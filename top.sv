==> flow/design.v <==
module uartRX #(
    parameter CLOCK_FREQ = 100000000,   
    parameter BAUD_RATE  = 9600         
)(
    input  logic       clk,            
    input  logic       rst,            
    output logic [7:0] data_out,       
    input  logic       rx,             
    output logic       data_ready      
);
    localparam integer CLKS_PER_BIT = CLOCK_FREQ / BAUD_RATE;     
  typedef enum logic [2:0] {IDLE, START, DATA, STOP, CLEANUP} state_t;  
    state_t state = IDLE;               
    logic [7:0] rx_buffer = 0;          
    integer bit_index = 0;              
    integer clk_count = 0;              
    logic [7:0] data_reg = 0;           
    logic       ready_reg = 0;          
    assign data_out  = data_reg;        
    assign data_ready = ready_reg;      
    always_ff @(posedge clk or posedge rst) begin
         if (rst) begin               
            state       <= IDLE;
            clk_count   <= 0;         
            bit_index   <= 0;         
            rx_buffer   <= 0;         
            data_reg    <= 0;         
            ready_reg   <= 0;         
        end else begin
            case (state)
                IDLE: begin                       
                    ready_reg <= 0;               
                    clk_count <= 0;               
                    bit_index <= 0;               
                    if (rx == 0) begin            
                        state <= START;           
                    end
                end
                START: begin                                      
                  if (clk_count < (CLKS_PER_BIT/2) - 1) begin     
                        clk_count <= clk_count + 1;               
                    end else begin                 
                        clk_count <= 0;            
                        if (rx == 0)               
                            state <= DATA;         
                        else
                            state <= IDLE;         
                    end
                end
                DATA: begin                                      
                    if (clk_count < CLKS_PER_BIT - 1) begin      
                        clk_count <= clk_count + 1;              
                    end else begin                            
                        clk_count <= 0;                          
                        rx_buffer[bit_index] <= rx;              
                        if (bit_index < 7) begin                 
                            bit_index <= bit_index + 1;          
                        end else begin                        
                            bit_index <= 0;                      
                            state <= STOP;                       
                        end
                    end
                end
                STOP: begin                                   
                    if (clk_count < CLKS_PER_BIT - 1) begin   
                        clk_count <= clk_count + 1;           
                    end else begin
                        clk_count <= 0;                       
                        state <= CLEANUP;                     
                    end
                end
                CLEANUP: begin                       
                    data_reg  <= rx_buffer;          
                    ready_reg <= 1;                  
                    state <= IDLE;                   
                end
            endcase
        end
    end
endmodule
module uartTX #(
    parameter CLOCK_FREQ = 100000000,  
    parameter BAUD_RATE  = 9600        
)(
    input logic clk,                   
    input logic rst,                   
    input logic [7:0] data_in,         
    input logic transmit,              
    output logic tx,                   
    output logic tx_busy               
);
    localparam integer CLKS_PER_BIT = CLOCK_FREQ / BAUD_RATE;      
    typedef enum {IDLE, START_BIT, DATA_BITS, STOP_BIT, CLEANUP} state_t;     
    state_t state = IDLE;              
    logic [7:0] tx_buffer;             
    integer bit_index = 0;             
    integer clk_count = 0;             
    always_ff @(posedge clk or posedge rst) begin    
        if (rst) begin                                
            state <= IDLE;                            
            tx <= 1;                                  
            tx_busy <= 0;                             
        end else begin
            case (state)
                IDLE: begin
                    tx <= 1;                          
                    if (transmit) begin               
                        tx_buffer <= data_in;         
                        tx_busy <= 1;                 
                        clk_count <= 0;               
                        state <= START_BIT;           
                    end
                end
                START_BIT: begin
                    tx <= 0;                                  
                    if (clk_count < CLKS_PER_BIT - 1) begin   
                        clk_count <= clk_count + 1;           
                    end else begin
                        clk_count <= 0;                       
                        state <= DATA_BITS;                   
                    end
                end
                DATA_BITS: begin
                    tx <= tx_buffer[0];                       
                    if (clk_count < CLKS_PER_BIT - 1) begin   
                        clk_count <= clk_count + 1;           
                    end else begin                         
                        tx_buffer <= tx_buffer >> 1;          
                        clk_count <= 0;                       
                        if (bit_index < 7) begin           
                            bit_index <= bit_index + 1;       
                        end else begin                     
                            bit_index <= 0;                   
                            state <= STOP_BIT;                
                        end
                    end
                end
                STOP_BIT: begin
                    tx <= 1;                                  
                    if (clk_count < CLKS_PER_BIT - 1) begin   
                        clk_count <= clk_count + 1;           
                    end else begin                            
                        clk_count <= 0;                       
                        state <= CLEANUP;                     
                    end
                end
                CLEANUP: begin
                    tx_busy <= 0;                             
                    state <= IDLE;                            
                end
            endcase
        end
    end
endmodule
`timescale 1ns/1ps
module matrix_loader #(
    parameter MAX_M       = 4,
    parameter MAX_N       = 4,
    parameter MAX_P       = 4,
    parameter CLOCK_FREQ  = 50000000,
    parameter BAUD_RATE   = 9600
)(
    input  logic clk,
    input  logic rst_n,
    input  logic uart_rx,
    output logic uart_tx
);
    logic [7:0] byte_in;
    logic       data_ready;
    logic [7:0] byte_out;
    logic       tx_busy;
    uartRX #(
      .CLOCK_FREQ(CLOCK_FREQ),
      .BAUD_RATE (BAUD_RATE)
    ) rx_i (
      .clk        (clk),
      .rst        (rst_n),
      .rx         (uart_rx),
      .data_out   (byte_in),
      .data_ready (data_ready)
    );
    uartTX #(
      .CLOCK_FREQ(CLOCK_FREQ),
      .BAUD_RATE (BAUD_RATE)
    ) tx_i (
      .clk       (clk),
      .rst       (rst_n),
      .data_in   (byte_out),
      .transmit  (data_ready),   
      .tx        (uart_tx),
      .tx_busy   (tx_busy)
    );
endmodule
`timescale 1ns/1ps           
module top(
    input  logic clk,        
    input  logic rst_n,      
    input  logic uart_rx,    
    output logic uart_tx     
);
  matrix_loader #(             
    .MAX_M       (4),          
    .MAX_N       (4),
    .MAX_P       (4),
    .CLOCK_FREQ  (50000000),   
    .BAUD_RATE   (9600)
  ) u_matrix (
    .clk       (clk),
    .rst_n     (rst_n),
    .uart_rx   (uart_rx),
    .uart_tx   (uart_tx)
  );
endmodule
== Step by step through the tools: top ==
The steps from the RTL of top to its reports follow in flow order.
Line numbers count from 1 in the design file above.
Operators: Yosys type, input widths -> output width; for muxes data width and select width s.
Not given: --

* Top: top
* Clock port: clk
* Standard-cell library: sky130hd
* Corner: tt_025C_1v80

== Elaborated design ==
Source: Yosys, flattened and elaborated, memories not mapped. Widths are those after wreduce. Registers that Yosys merges into a memory's read port (data or address) are not register bits. Print and check cells do not count. Equal cells are merged and count once.

* Register bits after elaboration: 173
* Input bits: 3
* Output and inout bits: 1

* Equal/unequal tests: 18
* Mux-type cells: 27
* Add/sub/neg operators: 4
* $lt $le $gt $ge: 5
* Reduce/logical cells: 19
* Bitwise logic cells: 2

{| class="wikitable"
|+ Operators with widths
! kind !! number
|-
| $mux 32 || 11
|-
| $pmux 32 s5 || 1
|-
| $add 32x2->32 const B || 4
|-
| $pmux 32 s2 || 2
|-
| $pmux 32 s3 || 1
|-
| $lt 32x14->1 const B || 2
|-
| $eq 32x2->1 const B || 2
|-
| $lt 32x4->1 const B || 2
|-
| $eq 32x1->1 const B || 1
|-
| $lt 32x13->1 const B || 1
|-
| $eq 32x3->1 const B || 1
|-
| $logic_not 32->1 || 1
|-
| $ne 2x2->1 const B || 9
|-
| $pmux 8 s2 || 1
|-
| $mux 8 || 2
|-
| $pmux 3 s5 || 1
|-
| $mux 3 || 5
|-
| $reduce_and 6->1 || 2
|-
| $reduce_bool 5->1 || 2
|-
| $reduce_bool 4->1 || 2
|-
| $reduce_bool 2->1 || 3
|-
| $eq 3x2->1 const B || 2
|-
| $reduce_and 3->1 || 2
|-
| $reduce_or 2->1 || 2
|-
| $reduce_and 4->1 || 1
|-
| $eq 3x1->1 const B || 1
|-
| $eq 3x3->1 const B || 1
|-
| $logic_not 3->1 || 1
|}

Not listed: further kinds 8, cells in them 9.

== Depth ==
Longest topological path by Yosys (ltp), each cell counted once; first at word level (registers and memories cut), then after technology mapping (sequential cells cut; the memories' decode and read muxes count).

* Depth after elaboration: 4
* ABC_AREA: 1
* Gate-level depth with buffers: 13
* Mapped depth without buffers: 12

== After synthesis ==
The flow's flattened synthesis, as Yosys stat reports it; memories are mapped. The netlist is that of the ABC_AREA named above (0 if unset); the other value can give another one.

* Cells in the netlist: 1299
* Sequential area: 0.0037248 mm^2
* Chip area (Yosys): 0.0092063 mm^2
* Flip-flop cells: 136

{| class="wikitable"
|+ Cell types
! cell type !! number !! area in all (um^2)
|-
| sky130_fd_sc_hd__edfxtp_1 || 64 || 1.92E+03
|-
| sky130_fd_sc_hd__dfrtp_1 || 71 || 1.78E+03
|-
| sky130_fd_sc_hd__nand2_1 || 384 || 1.44E+03
|-
| sky130_fd_sc_hd__nor2_1 || 214 || 803.27
|-
| sky130_fd_sc_hd__inv_1 || 136 || 510.49
|-
| sky130_fd_sc_hd__xor2_1 || 44 || 385.37
|-
| sky130_fd_sc_hd__nand3_1 || 73 || 365.35
|-
| sky130_fd_sc_hd__nand4_1 || 57 || 356.592
|-
| sky130_fd_sc_hd__o21ai_0 || 50 || 250.24
|-
| sky130_fd_sc_hd__nor3_1 || 47 || 235.226
|-
| sky130_fd_sc_hd__o21ai_2 || 22 || 192.685
|-
| sky130_fd_sc_hd__a21oi_1 || 27 || 135.13
|-
| sky130_fd_sc_hd__buf_2 || 20 || 100.096
|-
| sky130_fd_sc_hd__xnor2_1 || 11 || 96.342
|-
| sky130_fd_sc_hd__or2_2 || 14 || 87.584
|-
| sky130_fd_sc_hd__nand3b_1 || 9 || 67.565
|-
| sky130_fd_sc_hd__ha_1 || 4 || 50.048
|-
| sky130_fd_sc_hd__nor2_2 || 6 || 37.536
|}

Not listed: further types 25, cells in them 46.

== Timing after synthesis ==
OpenSTA on the mapped netlist: ideal clock, no wires. The path of least setup slack (recovery checks aside). Input and output delay are each 20% of the period. Register names are those of the netlist, which keeps one name where synthesis merged equal registers.

* Kind: input port to flip-flop
* From: in rst_n
* To: reg u_matrix.tx_i.bit_index[0]
* Path delay: 2741 ps
* Driving pins on the path: 1
* Data arrival time: 3638 ps
* Buffers on the path: 0
* Launch time at the first pin: 1358 ps
* Path slack: 2691 ps
* Data required time: 6329 ps
* External input delay: 1358 ps
* Clock period: 6790 ps
* Synthesis period reached: 4099 ps

"path delay" = arrival - input delay + setup time.
"driving pins on the path": output pins that drive a net of the path, with the launching flip-flop's if there is one; two outputs of one cell count as two.
"synthesis period reached" is the clock period less the worst setup slack; recovery checks do not enter. This is arithmetic on one report: input and output delays are still those of the set period (20% each).
Between the ends stands the longest chain of elaborated cells between them, by number of cells; it is not shown to be the way that was timed. Of several equally long chains one is given.
Each line given opens the expression or statement behind the cell; cells for indexed reads and writes are added by Yosys, which also makes memories of some case tables.

* Cells stage by stage: sky130_fd_sc_hd__nor3_1
* Length of the longest elaborated chain: 2
* Elaborated cells on any way between the ends: 2
* Source lines of those cells: 0

{| class="wikitable"
|+ Ends and longest elaborated chain, post-synthesis
! item !! RTL line !! RTL
|-
| start, declared || 197 || <nowiki>input  logic rst_n,</nowiki>
|-
| $not 1->1 || -- ||
|-
| $reduce_and 3->1 || -- ||
|-
| end, assigned || 131 || <nowiki>bit_index <= bit_index + 1;</nowiki>
|-
| end, assigned || 133 || <nowiki>bit_index <= 0;</nowiki>
|-
| end, declared || 96 || <nowiki>integer bit_index = 0;</nowiki>
|}

== Timing after layout ==
Path of least setup slack in the final report of record 1 (OpenROAD, finished layout, wires in). Where an end is a register, its clock arrival counts in the times.
The report prints the path's times to 10 ps; the period is as set.

* Kind: flip-flop to flip-flop
* From: reg u_matrix.rx_i.clk_count[0]
* To: reg u_matrix.rx_i.bit_index[8]
* Buffers on the path: 1
* Path slack: 1830 ps
* Launch time at the first pin: 470 ps
* Data required time: 4870 ps
* Clock period: 4580 ps
* Driving pins on the path: 11
* Data arrival time: 3040 ps

Between the ends stands the longest chain of elaborated cells between them, by number of cells; it is not shown to be the way that was timed. Of several equally long chains one is given.
A register here has more assigning lines than the two given.

* Cells stage by stage: sky130_fd_sc_hd__dfrtp_1 sky130_fd_sc_hd__ha_1 sky130_fd_sc_hd__nand2_1 sky130_fd_sc_hd__nand2_1 sky130_fd_sc_hd__nand3_1 sky130_fd_sc_hd__o21ai_0 sky130_fd_sc_hd__nand2_1 sky130_fd_sc_hd__nand2_1 sky130_fd_sc_hd__a31oi_4 sky130_fd_sc_hd__buf_4 sky130_fd_sc_hd__o21ai_0
* Length of the longest elaborated chain: 3
* Elaborated cells on any way between the ends: 5

{| class="wikitable"
|+ Ends and longest elaborated chain, post-layout
! item !! RTL line !! RTL
|-
| start, declared || 16 || <nowiki>integer clk_count = 0;</nowiki>
|-
| start, assigned || 41 || <nowiki>clk_count <= clk_count + 1;</nowiki>
|-
| start, assigned || 52 || <nowiki>clk_count <= clk_count + 1;</nowiki>
|-
| $lt 32x14->1 || 51 || <nowiki>if (clk_count < CLKS_PER_BIT - 1) begin</nowiki>
|-
| $mux 32 || 51 ||
|-
| $pmux 32 s2 || 30 || <nowiki>case (state)</nowiki>
|-
| end, assigned || 34 || <nowiki>bit_index <= 0;</nowiki>
|-
| end, assigned || 57 || <nowiki>bit_index <= bit_index + 1;</nowiki>
|-
| end, declared || 15 || <nowiki>integer bit_index = 0;</nowiki>
|}

2 stored runs of top in the flow (synthesis by Yosys, layout by OpenROAD, sky130hd cells), in arbitrary order. Constraints: input delay and output delay 20% of the set period each, output load 0.01 pF.
"period achieved" is the run's clock period less its worst setup slack. It is reckoned from that one timing run; input and output delays stay at 20% of the period that was set.
"time of the worst setup path" means the part of the period allowed to the worst setup path (the constraints hold back 20% at inputs and 20% at outputs) less its slack; where the path has registers, the arrival times of their clocks count too.
"total power after layout" rests on the timing tool's default activity at the inputs, not on a simulated workload.
"time of the worst setup path" is given in steps of 10 ps.

=== Record 1 ===
{| class="wikitable"
! Setting !! Value
|-
| period_ns || 4.58
|-
| CORE_UTILIZATION || 41
|-
| SETUP_SLACK_MARGIN || 0.72
|-
| PLACE_DENSITY_LB_ADDON || 0.29
|-
| CORE_ASPECT_RATIO || 0.77
|-
| CELL_PAD_IN_SITES_DETAIL_PLACEMENT || 2
|-
| ABC_AREA || 1
|-
| GPL_ROUTABILITY_DRIVEN || 0
|-
| CTS_CLUSTER_SIZE || 63
|-
| CTS_CLUSTER_DIAMETER || 81
|-
| SLEW_MARGIN || 30
|-
| MIN_ROUTING_LAYER || met2
|-
| MAX_ROUTING_LAYER || met5
|-
| CAP_MARGIN || 20
|-
| CORE_MARGIN || 2
|-
! Result !! Value
|-
| Synthesized cell area || 0.0092063 mm^2
|-
| Time of the worst setup path || 2750 ps
|-
| Class of the worst setup path || flip-flop to flip-flop
|-
| Worst hold slack after layout || 535 ps
|-
| Total power after layout || 4.653 mW
|-
| Total die area || 0.0236789 mm^2
|-
| Utilization of the finished layout || 45.6 %
|-
| Standard-cell area after layout || 0.010136 mm^2
|-
| Worst setup slack after layout || 1832 ps
|-
| Period achieved || 2748 ps
|-
| Setup TNS || 0 ps
|}

=== Record 2 ===
{| class="wikitable"
! Setting !! Value
|-
| period_ns || 5.64
|-
| CAP_MARGIN || 20
|-
| CORE_MARGIN || 2
|-
| CORE_UTILIZATION || 40
|-
| SLEW_MARGIN || 20
|-
! Result !! Value
|-
| Period achieved || 3637 ps
|-
| Utilization of the finished layout || 45.2 %
|-
| Worst setup slack after layout || 2003 ps
|-
| Time of the worst setup path || 3640 ps
|-
| Class of the worst setup path || flip-flop to flip-flop
|-
| Worst hold slack after layout || 485 ps
|-
| Setup TNS || 0 ps
|-
| Total power after layout || 2.182 mW
|-
| Standard-cell area after layout || 0.0088622 mm^2
|-
| Total die area || 0.0212343 mm^2
|-
| Synthesized cell area || 0.008034 mm^2
|}
