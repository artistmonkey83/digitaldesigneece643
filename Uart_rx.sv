==> flow/design.v <==
module uart_rx #(
    parameter CLOCK_FREQ = 50000000,  
    parameter BAUD_RATE  = 9600
)(
    input  logic clk,
    input  logic rst_n,
    input  logic rx,                 
    output logic [7:0] data_out,     
    output logic data_ready          
);
    localparam integer CLKS_PER_BIT = CLOCK_FREQ / BAUD_RATE;
    typedef enum logic [2:0] {
        IDLE, START, DATA, STOP, CLEANUP
    } state_t;
    state_t state = IDLE;
    logic [12:0] clk_count = 0;    
    logic [2:0] bit_index = 0;     
    logic [7:0] rx_shift = 0;      
    always_ff @(posedge clk or negedge rst_n) begin
        if (!rst_n) begin
            state      <= IDLE;
            clk_count  <= 0;
            bit_index  <= 0;
            rx_shift   <= 0;
            data_ready <= 0;
        end else begin
            case (state)
                IDLE: begin
                    data_ready <= 0;
                    if (!rx) begin  
                        clk_count <= 0;
                        state <= START;
                    end
                end
                START: begin
                    if (clk_count == CLKS_PER_BIT/2) begin
                        clk_count <= 0;
                        state <= DATA;
                        bit_index <= 0;
                    end else
                        clk_count <= clk_count + 1;
                end
                DATA: begin
                    if (clk_count < CLKS_PER_BIT) begin
                        clk_count <= clk_count + 1;
                    end else begin
                        clk_count <= 0;
                        rx_shift[bit_index] <= rx;
                        if (bit_index == 7)
                            state <= STOP;
                        else
                            bit_index <= bit_index + 1;
                    end
                end
                STOP: begin
                    if (clk_count < CLKS_PER_BIT)
                        clk_count <= clk_count + 1;
                    else begin
                        state <= CLEANUP;
                        clk_count <= 0;
                        data_out <= rx_shift;
                        data_ready <= 1;  
                    end
                end
                CLEANUP: begin
                    state <= IDLE;
                    data_ready <= 0;
                end
            endcase
        end
    end
endmodule
### Step by step through the tools: uart_rx

The steps from the RTL of uart_rx to its reports follow in flow order.
Lines are those of the file above, counted from 1.
Operators carry their Yosys type and port widths (W data, S select, Z words).
Library cell names are shortened.
Not given: n/a

| inputs | value |
|---|---|
| design top | uart_rx |
| clock | clk |
| cell library | sky130hd |
| timing corner | tt_025C_1v80 |

### Word-level counts

Source: Yosys, flattened and elaborated, memories not mapped. Widths are those after wreduce. Registers that Yosys merges into a memory's read port (data or address) are not register bits. Print and check cells do not count. Equal cells are merged and count once.

| operators by class | value |
|---|---|
| add/subtract/negate cells | 3 |
| $lt $le $gt $ge | 1 |
| eq/ne operators | 12 |
| shifts and indexed selects | 2 |
| mux-type cells | 16 |
| bitwise operators | 4 |
| reductions and logical operators | 13 |

Operators with widths:

| operator | number |
|---|---|
| $pmux W13 S3 | 1 |
| $mux W13 | 3 |
| $mux W3 | 8 |
| $pmux W3 S5 | 1 |
| $add A13 B1 Y13 const B | 1 |
| $eq A13 B12 Y1 const B | 1 |
| $lt A13 B13 Y1 const B | 1 |
| $ne A2 B2 Y1 const B | 6 |
| $shift A1 B4 Y8 | 1 |
| $shift A1 B4 Y8 const A | 1 |
| $and A8 B8 Y8 | 1 |
| $or A8 B8 Y8 | 1 |
| $not A8 Y8 | 1 |
| $reduce_and A2 Y1 | 3 |
| $eq A3 B2 Y1 const B | 2 |
| $eq A3 B3 Y1 const B | 2 |
| $reduce_and A6 Y1 | 1 |
| $pmux W3 S2 | 1 |
| $reduce_bool A5 Y1 | 1 |
| $reduce_bool A2 Y1 | 2 |
| $reduce_or A2 Y1 | 2 |
| $neg A3 Y4 | 1 |
| $reduce_and A4 Y1 | 1 |
| $reduce_bool A4 Y1 | 1 |
| $add A3 B1 Y3 const B | 1 |
| $eq A3 B1 Y1 const B | 1 |
| $logic_not A3 Y1 | 1 |
| $reduce_and A3 Y1 | 1 |

Other operator kinds: 3; their cells: 3.

| word-level totals | value |
|---|---|
| register bits after elaboration | 36 |
| input port bits | 3 |
| output and inout port bits | 9 |
| cells after elaboration | 57 |

### Depth

Yosys ltp: most cells in a row. Word level: on the elaborated netlist, between registers, memories and ports. Mapped: between sequential cells and ports; inverters and the memories' decode and read muxes count.

| logic depth | value |
|---|---|
| depth in word-level cells | 5 |
| ABC_AREA | 0 |
| depth in mapped cells | 8 |
| mapped depth without buffers | 7 |

### After synthesis

Yosys stat after the flow's synthesis: flattened, memories mapped to cells. It holds for the ABC_AREA given above (unset counts as 0); a run with the other value may have another netlist.
Totals and module areas in this step are rounded.

| synthesis totals | value |
|---|---|
| cell count | 185 |
| chip area (Yosys) | 1877 µm² |
| flip-flops | 36 |

Cells by type:

| type | number | total area (µm²) |
|---|---|---|
| dfrtp_1 | 28 | 700.672 |
| edfxtp_1 | 8 | 240.23 |
| nand2_1 | 24 | 90.086 |
| ha_1 | 7 | 87.584 |
| o21ai_0 | 12 | 60.058 |
| a21o_1 | 7 | 52.55 |
| nor2_1 | 12 | 45.043 |
| nor3_1 | 9 | 45.043 |
| a21oi_1 | 8 | 40.038 |
| o2bb2ai_1 | 4 | 35.034 |
| mux2_2 | 3 | 33.782 |
| a31oi_1 | 5 | 31.28 |
| inv_1 | 8 | 30.029 |
| a22o_1 | 3 | 26.275 |
| xor2_1 | 3 | 26.275 |
| and3_1 | 4 | 25.024 |
| nand3_1 | 5 | 25.024 |
| nand4_1 | 4 | 25.024 |

Not listed: further types 21, cells in them 31.

### Timing after synthesis

Source: OpenSTA report_checks on the synthesized netlist (no wires, ideal clock, input and output delay 20% of the period each), path of least setup slack; recovery checks are left aside. Register names are those of the netlist, which keeps one name where synthesis merged equal registers.

| path post-synthesis | value |
|---|---|
| path type | reg2reg |
| start | register clk_count[9] |
| end | register data_out[0] |
| period | 2090 ps |
| setup time | 383 ps |
| launch time at the first pin | 0 ps |
| arrival time | 1720 ps |
| required time | 1707 ps |
| slack | -13 ps |
| path delay | 2103 ps |
| stages | 5 |
| path buffers | 1 |
| period reached after synthesis | 2103 ps |

"path delay" is the arrival time less input delay plus setup time.
"stages" counts driving pins, that of a launching flip-flop among them; a cell with two outputs on the path counts twice.
"period reached after synthesis" = period - worst setup slack (recovery checks aside). The figure is calculated, with input and output delays left at 20% of the set period.
The rows between start and end are the longest chain of elaborated cells between them; the timing report does not say that the signal goes this way. Where chains are equally long, one stands for them.
A line is the first line of the expression or statement that the cell stems from. Yosys adds cells for indexed reads and writes and turns some case tables into memories.
At most two assigning lines are given for a register; there are more.

| between the ends, post-synthesis | value |
|---|---|
| cell sequence | dfrtp_1 -> nand4bb_1 -> o32a_1 -> buf_6 -> nor3_1 |
| cells in the longest elaborated chain | 3 |

Ends and longest elaborated chain, post-synthesis:

| what | RTL line | source |
|---|---|---|
| start: declaration | 16 | `logic [12:0] clk_count = 0;` |
| start: assignment | 41 | `clk_count <= clk_count + 1;` |
| start: assignment | 45 | `clk_count <= clk_count + 1;` |
| $lt A13 B13 Y1 | 56 | `if (clk_count < CLKS_PER_BIT)` |
| $not A1 Y1 | n/a |  |
| $reduce_and A3 Y1 | n/a |  |
| end: assignment | 61 | `data_out <= rx_shift;` |
| end: declaration | 8 | `output logic [7:0] data_out,` |

### Path in the finished layout

From the final timing report of run 1: the path of least setup slack in the routed layout; clock arrival at registers is part of the times.
The report prints the path's times to 10 ps; the period is as set.

| path after layout | value |
|---|---|
| path type | reg2reg |
| start | register clk_count[11] |
| end | register rx_shift[4] |
| period | 2280 ps |
| setup time | 110 ps |
| launch time at the first pin | 280 ps |
| arrival time | 2360 ps |
| required time | 2450 ps |
| slack | 90 ps |
| stages | 7 |
| path buffers | 1 |

The rows between start and end are the longest chain of elaborated cells between them; the timing report does not say that the signal goes this way. Where chains are equally long, one stands for them.
At most two assigning lines are given for a register; there are more.

| between the ends, after layout | value |
|---|---|
| cell sequence | dfrtp_1 -> nand4bb_1 -> o32a_1 -> buf_4 -> nor3_1 -> and3b_1 -> mux2_2 |
| cells in the longest elaborated chain | 3 |

Ends and longest elaborated chain, after layout:

| what | RTL line | source |
|---|---|---|
| start: declaration | 16 | `logic [12:0] clk_count = 0;` |
| start: assignment | 41 | `clk_count <= clk_count + 1;` |
| start: assignment | 45 | `clk_count <= clk_count + 1;` |
| $lt A13 B13 Y1 | 44 | `if (clk_count < CLKS_PER_BIT) begin` |
| $not A1 Y1 | n/a |  |
| $reduce_and A2 Y1 | n/a |  |
| end: assignment | 24 | `rx_shift   <= 0;` |
| end: assignment | 48 | `rx_shift[bit_index] <= rx;` |
| end: declaration | 18 | `logic [7:0] rx_shift = 0;` |

Subject: uart_rx on sky130hd, stored results

Hello all,

Below are 2 stored runs of the flow (Yosys, OpenROAD; platform sky130hd) on uart_rx, each with its settings and what was measured, unordered. Constraints: input delay and output delay 20% of the set period each, output load 0.01 pF.
By "achieved period" is meant the clock period of the run minus its worst setup slack. This is arithmetic on one report: input and output delays are still those of the set period (20% each).
"time of the worst setup path" means the part of the period allowed to the worst setup path (the constraints hold back 20% at inputs and 20% at outputs) less its slack; where the path has registers, the arrival times of their clocks count too.
"total design power" rests on the timing tool's default activity at the inputs, not on a simulated workload.
"time of the worst setup path" is given in steps of 10 ps.
Values from the reports are rounded here.

#### Run 1

| setting | value |
|---|---|
| period_ns | `2.28` |
| CORE_UTILIZATION | `40` |
| PLACE_DENSITY_LB_ADDON | `0.29` |
| CELL_PAD_IN_SITES_GLOBAL_PLACEMENT | `1` |
| CELL_PAD_IN_SITES_DETAIL_PLACEMENT | `0` |
| TNS_END_PERCENT | `30` |
| CTS_CLUSTER_SIZE | `48` |
| CAP_MARGIN | `20` |
| CORE_MARGIN | `2` |
| SLEW_MARGIN | `20` |

| result | value |
|---|---|
| chip area after synthesis (Yosys) | 1877 µm² |
| die outline area | 5256 µm² |
| standard-cell area after layout | 2262 µm² |
| utilization after layout | 50.9 % |
| setup slack of the worst path | 90 ps |
| summed negative setup slack | 0 ps |
| final worst hold slack | 461 ps |
| total design power | 1220 uW |
| achieved period | 2190 ps |
| time of the worst setup path | 2190 ps |
| worst setup path kind | reg2reg |

#### Run 2

| setting | value |
|---|---|
| period_ns | `1.74` |
| CORE_UTILIZATION | `44` |
| SETUP_SLACK_MARGIN | `0.47` |
| PLACE_DENSITY_LB_ADDON | `0.01` |
| CORE_ASPECT_RATIO | `1.81` |
| CTS_CLUSTER_SIZE | `19` |
| SLEW_MARGIN | `10` |
| MIN_ROUTING_LAYER | `met2` |
| CAP_MARGIN | `20` |
| CORE_MARGIN | `2` |

| result | value |
|---|---|
| chip area after synthesis (Yosys) | 1877 µm² |
| die outline area | 4827 µm² |
| standard-cell area after layout | 2721 µm² |
| utilization after layout | 65.4 % |
| setup slack of the worst path | -264 ps |
| summed negative setup slack | -4345 ps |
| final worst hold slack | 457 ps |
| total design power | 1560 uW |
| achieved period | 2004 ps |
| time of the worst setup path | 2000 ps |
| worst setup path kind | reg2reg |

Thanks
