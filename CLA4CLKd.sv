==> flow/design.v <==
`timescale 1ns / 1ps
module CLA4CLKd(
    input  logic clk,         
    input  logic reset,       
    input  logic [3:0] a_in,  
    input  logic [3:0] b_in,  
    input  logic c_in,        
    output logic [3:0] s,     
    output logic [3:0] s_out, 
    output logic c_out        
);
    logic [3:0] a;            
    logic [3:0] b;            
    logic cin;                
    logic cout;               
    logic [3:0] G;            
    logic [3:0] P;            
    logic [4:0] C;            
    always_ff @(posedge clk or posedge reset) begin   
        if(reset) begin             
            a <= 4'b0;              
            b <= 4'b0;              
        end else begin              
            a <= a_in;              
            b <= b_in;              
        end                    
    end
    always_ff @(posedge clk or posedge reset) begin   
        if(reset) begin                  
            s_out <= 4'b0;               
        end else begin                   
            s_out <= s;                  
        end
    end
    always_ff @(posedge clk or posedge reset) begin   
        if(reset) begin                               
            cin <= 1'b0;                              
        end else begin                                
            cin <= c_in;                              
        end
    end
    always_ff @(posedge clk or posedge reset) begin   
        if(reset) begin                               
            cout <= 1'b0;                             
        end else begin                                
            c_out <= C[4];                            
        end
    end
    assign C[0] = cin;      
    assign G = a & b;       
    assign P = a ^ b;       
    assign C[1] = (P[0] & C[0]) | G[0];          
    assign C[2] = (P[1] & G[0]) | (P[1] & P[0] & C[0]) | G[1];  
    assign C[3] = (P[2] & G[1]) | (P[2] & P[1] & G[0]) | (P[2] & P[1] & P[0] & C[0]) | G[2];   
    assign C[4] =  G[3] | (P[3] & C[3]);  
    assign s[0] = P[0] ^ C[0];            
    assign s[1] = P[1] ^ C[1];
    assign s[2] = P[2] ^ C[2];
    assign s[3] = P[3] ^ C[3];
endmodule
From RTL to reports: CLA4CLKd:

The steps from the RTL of CLA4CLKd to its reports follow in flow order.
Lines are those of the file above, counted from 1.
Operators carry their Yosys type and port widths (W data, S select, Z words).
Library cell names are shortened.
The mark - stands for no value.

* top: CLA4CLKd
* clock input: clk
* library: sky130hd
* library corner: tt_025C_1v80

Elaborated design:

Source: Yosys, flattened and elaborated, memories not mapped. Widths are those after wreduce; folded enables and synchronous resets count as part of the registers. Registers that Yosys merges into a memory's read port (data or address) are not register bits. Print and check cells do not count. Equal cells are merged and count once.

* add/sub/neg operators: 0
* multiply operators: 0
* div/mod/pow operators: 0
* $lt $le $gt $ge: 0
* equal/unequal tests: 0
* shift-type cells: 0
* multiplexer cells: 0
* bitwise operators: 23
* reduce/logical cells: 0

Operators by type and width (count)
* $and A1 B1 Y1: 10
* $or A1 B1 Y1: 7
* $xor A1 B1 Y1: 4
* $and A4 B4 Y4: 1
* $xor A4 B4 Y4: 1

* bits in registers: 14
* latch bits: 0
* memory bits (writable): 0
* memory bits (read-only): 0
* word width x clocked read ports: 0
* memories kept: 0
* output and inout port bits: 9

Longest topological paths:

Longest topological path by Yosys (ltp), each cell counted once; first at word level (registers and memories cut), then after technology mapping (sequential cells cut; the memories' decode and read muxes count).

* depth in word-level cells: 8
* ABC_AREA: 0
* depth in mapped cells: 6

Synthesis result:

The flow's flattened synthesis, as Yosys stat reports it; memories are mapped. The netlist is that of the ABC_AREA named above (0 if unset); the other value can give another one.
Totals and module areas in this step are rounded.

* standard cells after synthesis: 34
* mapped area: 503 sq um
* sequential part of the area: 355 sq um
* flip-flops: 14
* buffer cells: 0

Cell types (count)
* dfrtp_1: 13
* fa_1: 2
* ha_1: 3
* inv_1: 9
* edfxtp_1: 1
* a21oi_1: 2
* xnor2_1: 1
* xor2_1: 1
* nand3_1: 1
* nand2_1: 1

Worst setup path after synthesis:

Source: OpenSTA report_checks on the synthesized netlist (no wires, ideal clock, input and output delay 20% of the period each), path of least setup slack; recovery checks are left aside. Register names are those of the netlist, which keeps one name where synthesis merged equal registers.

* path type: register -> output
* start: register a[1]
* end: output port s[3]
* period: 2.67 ns
* external output delay: 0.534 ns
* time at the first pin: 0.000 ns
* arrival time: 1.566 ns
* required time: 2.136 ns
* path slack: 0.570 ns
* delay of the path: 1.566 ns
* driving pins on the path: 7
* buffers on the path: 0
* synthesis period reached: 2.1 ns

"delay of the path" is the arrival time less input delay plus setup time.
At an output port there is no setup time.
"driving pins on the path": output pins that drive a net of the path, with the launching flip-flop's if there is one; two outputs of one cell count as two.
"synthesis period reached" is the clock period less the worst setup slack; recovery checks do not enter. This is arithmetic on one report: input and output delays are still those of the set period (20% each).
The rows between start and end are the longest chain of elaborated cells between them; the timing report does not say that the signal goes this way. Where chains are equally long, one stands for them.
Each line given opens the expression or statement behind the cell; cells for indexed reads and writes are added by Yosys, which also makes memories of some case tables.

* cell sequence: dfrtp_1 > ha_1 > a21oi_1 > nand2_1 > a21oi_1 > fa_1 > inv_1
* length of the longest elaborated chain: 7
* elaborated cells between the ends (all ways): 11
* RTL lines with such cells: 4

Ends and longest elaborated chain, post-synthesis
* start, declared: RTL line 12 `logic [3:0] a;`
* start, assigned: RTL line 21 `a <= 4'b0;`
* start, assigned: RTL line 24 `a <= a_in;`
* $xor A4 B4 Y4: RTL line 51 `assign P = a ^ b;`
* $and A1 B1 Y1 x2: RTL line 54 `assign C[3] = (P[2] & G[1]) | (P[2] & P[1] & G[0]) | (P[2] & P[1] & P[0] & C[0]) | G[2];`
* $or A1 B1 Y1 x3: RTL line 54
* $xor A1 B1 Y1: RTL line 59 `assign s[3] = P[3] ^ C[3];`
* end, declared: RTL line 8 `output logic [3:0] s,`

Worst path after layout:

Path of least setup slack in the final report of run 2 (OpenROAD, finished layout, wires in). Where an end is a register, its clock arrival counts in the times.

* path type: register -> output
* start: register a[1]
* end: output port s[3]
* period: 1.31 ns
* external output delay: 0.26 ns
* time at the first pin: 0.26 ns
* arrival time: 1.85 ns
* required time: 1.05 ns
* path slack: -0.80 ns
* driving pins on the path: 8
* buffers on the path: 1

The rows between start and end are the longest chain of elaborated cells between them; the timing report does not say that the signal goes this way. Where chains are equally long, one stands for them.

* cell sequence: dfrtp_1 > ha_4 > a21oi_2 > nand2_2 > a21oi_2 > fa_1 > inv_2 > buf_6
* length of the longest elaborated chain: 7
* elaborated cells between the ends (all ways): 11
* RTL lines with such cells: 4

Ends and longest elaborated chain, after layout
* start, declared: RTL line 12 `logic [3:0] a;`
* start, assigned: RTL line 21 `a <= 4'b0;`
* start, assigned: RTL line 24 `a <= a_in;`
* $xor A4 B4 Y4: RTL line 51 `assign P = a ^ b;`
* $and A1 B1 Y1 x2: RTL line 54 `assign C[3] = (P[2] & G[1]) | (P[2] & P[1] & G[0]) | (P[2] & P[1] & P[0] & C[0]) | G[2];`
* $or A1 B1 Y1 x3: RTL line 54
* $xor A1 B1 Y1: RTL line 59 `assign s[3] = P[3] ^ C[3];`
* end, declared: RTL line 8 `output logic [3:0] s,`

Record of 2 stored runs of the RTL-to-layout flow on CLA4CLKd, platform sky130hd. The runs are unordered. Constraints: input delay and output delay 20% of the set period each, output load 0.01 pF.
By "achieved period" is meant the clock period of the run minus its worst setup slack. This is arithmetic on one report: input and output delays are still those of the set period (20% each).
"time on the worst setup path" = time allowed to the worst setup path (clock period - input delay - output delay, where it has them) - its slack; a late launch clock adds to it, a late capture clock takes from it.
"total power of the final layout" rests on the timing tool's default activity at the inputs, not on a simulated workload.
The measured numbers are rounded.

### Run 1

Settings: `period_ns=2.11`, `CORE_UTILIZATION=67`, `CAP_MARGIN=20`, `CORE_MARGIN=2`, `SLEW_MARGIN=20`

Not finished: floorplanning ended with error PDN-0185.

### Run 2

Settings: `period_ns=1.31`, `CORE_UTILIZATION=35`, `SETUP_SLACK_MARGIN=0.23`, `HOLD_SLACK_MARGIN=0.28`, `CORE_MARGIN=9`, `CAP_MARGIN=20`, `SLEW_MARGIN=20`

- Achieved period: 2.112 ns
- Standard-cell area after layout: 813 sq um
- Total power of the final layout: 0.983 mW
- Area of the die: 3130 sq um
- Post-synthesis cell area: 503 sq um
- Lowest setup slack: -0.802 ns
- Time on the worst setup path: 1.85 ns
- Worst setup path kind: register -> output
- Summed negative setup slack: -2.62 ns
- Utilization in the final report: 61.7 %
